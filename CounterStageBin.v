==> flow/design.v <==
module CounterStageBin(clk,EN,DU,S0,S1);
input clk;
input EN,DU;
reg [6:0]Q;
output [3:0]S0,S1;
initial Q=7'b0000001;
always @(posedge clk)
begin
if((EN==0)&&(DU==0)) Q<=Q+1;
if((EN==0)&&(DU==1)) Q<=Q-1;
end
changetoBCD ChangetoBCD(Q[6],Q[5],Q[4],Q[3],Q[2],Q[1],Q[0],S0,S1);
endmodule
module adder4bits_single(A3,A2,A1,A0,B3,B2,B1,B0,sum3,sum2,sum1,sum0);
input A3,A2,A1,A0;
input B3,B2,B1,B0;
output sum3,sum2,sum1,sum0;
wire c0,c1,c2;
fulladder2 add1(.A(A0),.B(B0),.sum(sum0),.c_in(0),.c_out(c0));
fulladder2 add2(.A(A1),.B(B1),.sum(sum1),.c_in(c0),.c_out(c1));
fulladder2 add3(.A(A2),.B(B2),.sum(sum2),.c_in(c1),.c_out(c2));
fulladder2 add4(.A(A3),.B(B3),.sum(sum3),.c_in(c2),.c_out(x));
endmodule
module changetoBCD(A6,A5,A4,A3,A2,A1,A0,D0,D1);
output [3:0]D0;
output [3:0]D1;
input A6,A5,A4,A3,A2,A1,A0;
wire [3:0]g0;
wire [3:0]g1;
wire [3:0]g2;
wire [3:0]g3;
wire [2:0]w0;
wire [2:0]w1;
wire [2:0]w2;
wire x=1'b0;
assign g0[3]=1'b0;
assign g0[2]=1'b0;
assign g0[1]=(x|(A6&(A5|A4)));
assign g0[0]=g0[1];
adder4bits_single ADDS0(x,A6,A5,A4,g0[3],g0[2],g0[1],g0[0],D1[3],w0[2],w0[1],w0[0]);
assign g1[3]=1'b0;
assign g1[2]=1'b0;
assign g1[1]=(w0[2]|w0[1]&(w0[0]|A3));
assign g1[0]=g1[1];
adder4bits_single ADDS1(w0[2],w0[1],w0[0],A3,g1[3],g1[2],g1[1],g1[0],D1[2],w1[2],w1[1],w1[0]);
assign g2[3]=1'b0;
assign g2[2]=1'b0;
assign g2[1]=(w1[2]|w1[1]&(w1[0]|A2));
assign g2[0]=g2[1];
adder4bits_single ADDS2(w1[2],w1[1],w1[0],A2,g2[3],g2[2],g2[1],g2[0],D1[1],w2[2],w2[1],w2[0]);
assign g3[3]=1'b0;
assign g3[2]=1'b0;
assign g3[1]=(w2[2]|w2[1]&(w2[0]|A1));
assign g3[0]=g3[1];
adder4bits_single ADDS3(w2[2],w2[1],w2[0],A1,g3[3],g3[2],g3[1],g3[0],D1[0],D0[3],D0[2],D0[1]);
assign D0[0]=A0;
endmodule
module fulladder2(A,B,c_in,sum,c_out);
input A,B,c_in;
output sum,c_out;
wire w1,w2,w3;
halfadder HA1(.A(A),.B(B),.sum(w1),.c_out(w2));
halfadder HA2(.A(c_in),.B(w1),.sum(sum),.c_out(w3));
or IC7432(c_out,w2,w3);
endmodule
module halfadder(A,B,sum,c_out);
input A,B;
output sum,c_out;
xor IC7486(sum,A,B);
and IC7408(c_out,A,B);
endmodule
Reports on CounterStageBin
The steps from the RTL of CounterStageBin to its reports follow in flow order.
Line numbers count from 1 in the design file above.
Cell names lack the library's common part.
{ "inputs": {"top": "CounterStageBin", "clock_port": "clk", "lib": "sky130hd", "lib_corner": "tt_025C_1v80"} }

Word level
Source: Yosys, flattened and elaborated, memories not mapped. Widths are those after wreduce. Registers that Yosys merges into a memory's read port (data or address) are not register bits. Print and check cells do not count. Equal cells are merged and count once.
{ "word_totals": {"register_bits": 7, "in_bits": 3, "out_inout_bits": 8, "elab_cells": 60} }
{ "op_classes": {"n_addsub": 2, "n_mux": 2, "n_logic": 52, "n_reduce_logical": 3} }
{ "ops": {"columns": ["operator", "count"], "rows": [
  ["1-bit bitwise AND", 20],
  ["1-bit XOR", 19],
  ["7-bit 2-to-1 mux", 2],
  ["1-bit bitwise OR", 11],
  ["7-bit by 1-bit adder with 7-bit output with constant B", 1],
  ["7-bit by 1-bit subtractor with 7-bit output with constant B", 1],
  ["1-bit logical AND", 2],
  ["1-bit NOT", 2],
  ["2-bit nonzero test", 1]
]} }

Depth
Yosys ltp: most cells in a row. Word level: on the elaborated netlist, between registers, memories and ports. Mapped: between sequential cells and ports; inverters and the memories' decode and read muxes count.
{ "depth": {"word_depth": 22, "ABC_AREA": 0, "mapped_depth": 19, "depth_no_buf": 18} }

Mapped cells and area
Source: synth_stat.txt of the flow (Yosys; design flattened, memories mapped). It holds for the ABC_AREA given above (unset counts as 0); a run with the other value may have another netlist.
Totals and module areas in this step are rounded.
{ "by_type": {"columns": ["cell_type", "count", "type_area_um2"], "rows": [
  ["edfxtp_1", 7, 210.202],
  ["ha_1", 13, 162.656],
  ["fa_1", 4, 80.077],
  ["buf_4", 8, 60.058],
  ["xnor2_1", 6, 52.55],
  ["inv_1", 7, 26.275],
  ["xor2_1", 3, 26.275],
  ["nand2b_1", 4, 25.024],
  ["o21ai_0", 5, 25.024],
  ["mux2i_1", 2, 20.019],
  ["a21oi_1", 3, 15.014],
  ["a211oi_2", 1, 12.512],
  ["nand2_1", 3, 11.261],
  ["a21o_2", 1, 8.758],
  ["a21oi_2", 1, 8.758],
  ["a211oi_1", 1, 7.507],
  ["a21o_1", 1, 7.507],
  ["o211ai_1", 1, 7.507],
  ["o21bai_1", 1, 7.507]
]} }
{ "mapped": {"cell_count": 72, "synth_area_um2": 774, "seq_area_um2": 210, "flip_flops": 7, "buffers": 8} }
The figures by module come from a second, unflattened synthesis with its own total; it is not the netlist above.
{ "hier_totals": {"cells_unflattened": 92, "area_unflattened_um2": 952} }
Rows give one instance, submodules left out.
{ "modules": {"columns": ["mod", "n_inst", "cells", "mod_area_um2", "mod_seq_area_um2"], "rows": [
  ["halfadder", 32, 1, 12.5, 0.0],
  ["CounterStageBin", 1, 31, 384, 210],
  ["fulladder2", 16, 1, 6.3, 0.0],
  ["changetoBCD", 1, 9, 52.6, 0.0],
  ["adder4bits_single", 4, 1, 3.8, 0.0]
]} }

Path before layout
OpenSTA on the mapped netlist: ideal clock, no wires. The path of least setup slack (recovery checks aside). Input and output delay are each 20% of the period. Register names are those of the netlist, which keeps one name where synthesis merged equal registers.
{ "synth_timing": {"path_kind": "reg-to-output", "start": "register Q[6]", "end": "output S1[0]", "period_ps": 5600, "output_delay_ps": 1120, "launch_ps": 0, "t_arrival_ps": 4494, "t_required_ps": 4480, "path_slack_ps": -14, "delay_ps": 4494, "stages": 20, "path_buffers": 1, "synth_period_reached_ps": 5614} }
"delay_ps" = arrival - input delay + setup time.
A path that ends at an output port has no setup time.
"stages": output pins that drive a net of the path, with the launching flip-flop's if there is one; two outputs of one cell count as two.
"synth_period_reached_ps" is the clock period less the worst setup slack; recovery checks do not enter. This is arithmetic on one report: input and output delays are still those of the set period (20% each).
The rows between start and end are the longest chain of elaborated cells between them; the timing report does not say that the signal goes this way. Where chains are equally long, one stands for them.
Each line given opens the expression or statement behind the cell; cells for indexed reads and writes are added by Yosys, which also makes memories of some case tables.
{ "synth_via": {"cell_sequence": "edfxtp_1 > nand2_1 > mux2i_1 > ha_1 > nand2b_1 > ha_1 > nand2b_1 > ha_1 > fa_1 > ha_1 > nand2b_1 > ha_1 > fa_1 > ha_1 > nand2b_1 > ha_1 > fa_1 > ha_1 > xor2_1 > buf_4", "elab_chain_len": 21, "cells_between": 41, "lines_between": 7, "classes_between": "logic (41)"} }
{ "synth_lines": {"columns": ["element", "line", "rtl"], "rows": [
  ["start, declared", 4, "reg [6:0]Q;"],
  ["start, assigned", 9, "if((EN==0)&&(DU==0)) Q<=Q+1;"],
  ["start, assigned", 10, "if((EN==0)&&(DU==1)) Q<=Q-1;"],
  ["1-bit bitwise AND", 38, "assign g0[1]=(x|(A6&(A5|A4)));"],
  ["1-bit bitwise AND (2 in a row)", 70, "and IC7408(c_out,A,B);"],
  ["1-bit bitwise OR", 64, "or IC7432(c_out,w2,w3);"],
  ["1-bit XOR", 69, "xor IC7486(sum,A,B);"],
  ["1-bit bitwise OR", 43, "assign g1[1]=(w0[2]|w0[1]&(w0[0]|A3));"],
  ["1-bit bitwise AND (2 in a row)", 70, null],
  ["1-bit bitwise OR", 64, null],
  ["[4 not listed]", null, null],
  ["1-bit bitwise OR", 64, null],
  ["1-bit XOR", 69, null],
  ["1-bit bitwise OR", 53, "assign g3[1]=(w2[2]|w2[1]&(w2[0]|A1));"],
  ["1-bit bitwise AND (2 in a row)", 70, null],
  ["1-bit bitwise OR", 64, null],
  ["1-bit bitwise AND", 70, null],
  ["1-bit XOR", 69, null],
  ["end, declared", 5, "output [3:0]S0,S1;"]
]} }
Some nets on the timed path still bear RTL names; the line given drives or declares the net.
{ "synth_named_nets": {"columns": ["net", "line"], "rows": [
  ["ChangetoBCD.ADDS3.add4.HA2.sum", 69]
]} }

Timing after layout
Path of least setup slack in the final report of job 1 (OpenROAD, finished layout, wires in). Where an end is a register, its clock arrival counts in the times.
The report prints the path's times to 10 ps; the period is as set.
{ "layout_timing": {"path_kind": "reg-to-output", "start": "register Q[6]", "end": "output S1[0]", "period_ps": 6050, "output_delay_ps": 1210, "launch_ps": 250, "t_arrival_ps": 4250, "t_required_ps": 4840, "path_slack_ps": 590, "stages": 20, "path_buffers": 2} }
The rows between start and end are the longest chain of elaborated cells between them; the timing report does not say that the signal goes this way. Where chains are equally long, one stands for them.
{ "layout_via": {"cell_sequence": "edfxtp_1 > nand2_1 > mux2i_1 > ha_2 > nand2b_4 > ha_4 > nand2b_4 > ha_4 > fa_2 > ha_4 > nand2b_4 > ha_4 > fa_2 > ha_4 > nand2b_4 > buf_4 > fa_2 > ha_4 > xor2_1 > buf_2", "elab_chain_len": 21, "cells_between": 41, "lines_between": 7, "classes_between": "logic (41)"} }
{ "layout_lines": {"columns": ["element", "line", "rtl"], "rows": [
  ["start, declared", 4, "reg [6:0]Q;"],
  ["start, assigned", 9, "if((EN==0)&&(DU==0)) Q<=Q+1;"],
  ["start, assigned", 10, "if((EN==0)&&(DU==1)) Q<=Q-1;"],
  ["1-bit bitwise AND", 38, "assign g0[1]=(x|(A6&(A5|A4)));"],
  ["1-bit bitwise AND (2 in a row)", 70, "and IC7408(c_out,A,B);"],
  ["1-bit bitwise OR", 64, "or IC7432(c_out,w2,w3);"],
  ["1-bit XOR", 69, "xor IC7486(sum,A,B);"],
  ["1-bit bitwise OR", 43, "assign g1[1]=(w0[2]|w0[1]&(w0[0]|A3));"],
  ["1-bit bitwise AND (2 in a row)", 70, null],
  ["1-bit bitwise OR", 64, null],
  ["[4 not listed]", null, null],
  ["1-bit bitwise OR", 64, null],
  ["1-bit XOR", 69, null],
  ["1-bit bitwise OR", 53, "assign g3[1]=(w2[2]|w2[1]&(w2[0]|A1));"],
  ["1-bit bitwise AND (2 in a row)", 70, null],
  ["1-bit bitwise OR", 64, null],
  ["1-bit bitwise AND", 70, null],
  ["1-bit XOR", 69, null],
  ["end, declared", 5, "output [3:0]S0,S1;"]
]} }

Ticket comment

Stored flow runs of CounterStageBin (2 of them; Yosys, OpenROAD, sky130hd). They differ in their settings and are not a sequence. Constraints: input delay and output delay 20% of the set period each, output load 0.01 pF.
"period_reached_ps" means the clock period less the worst setup slack. The figure is calculated, with input and output delays left at 20% of the set period.
"worst_setup_path_time_ps": the worst setup path's part of the clock period (all of it between registers, 20% less for each end at a port) less its slack. A launch clock that arrives late makes it longer, a capture clock that arrives late makes it shorter.
"worst_setup_path_time_ps" is given in steps of 10 ps.
The measured numbers are rounded.
[
  {
    "run": "job 1",
    "settings": { "period_ns": 6.05, "SETUP_SLACK_MARGIN": 1.21, "CAP_MARGIN": 20, "CORE_MARGIN": 2, "CORE_UTILIZATION": 40, "SLEW_MARGIN": 20 },
    "results": { "finish.stdcell_area_um2": 1070, "post_route_util_pct": 60.1, "post_synth_area_um2": 774, "period_reached_ps": 5464, "final_die_area_um2": 2300, "timing.hold.ws_ps": 687, "final_setup_ws_ps": 586, "worst_setup_path_time_ps": 4250, "worstPathKind": "reg-to-output" }
  },
  {
    "run": "job 2",
    "settings": { "period_ns": 4.14, "CORE_UTILIZATION": 21, "PLACE_DENSITY_LB_ADDON": 0.23, "CELL_PAD_IN_SITES_DETAIL_PLACEMENT": 0, "TNS_END_PERCENT": 55, "GPL_TIMING_DRIVEN": 0, "CTS_CLUSTER_DIAMETER": 271, "MIN_ROUTING_LAYER": "met1", "MAX_ROUTING_LAYER": "met5", "CAP_MARGIN": 20, "CORE_MARGIN": 2, "SLEW_MARGIN": 20 },
    "results": { "finish.stdcell_area_um2": 1200, "post_route_util_pct": 33.3, "post_synth_area_um2": 774, "period_reached_ps": 5064, "final_die_area_um2": 4190, "timing.hold.ws_ps": 682, "final_setup_ws_ps": -924, "worst_setup_path_time_ps": 4240, "worstPathKind": "reg-to-output" }
  }
]
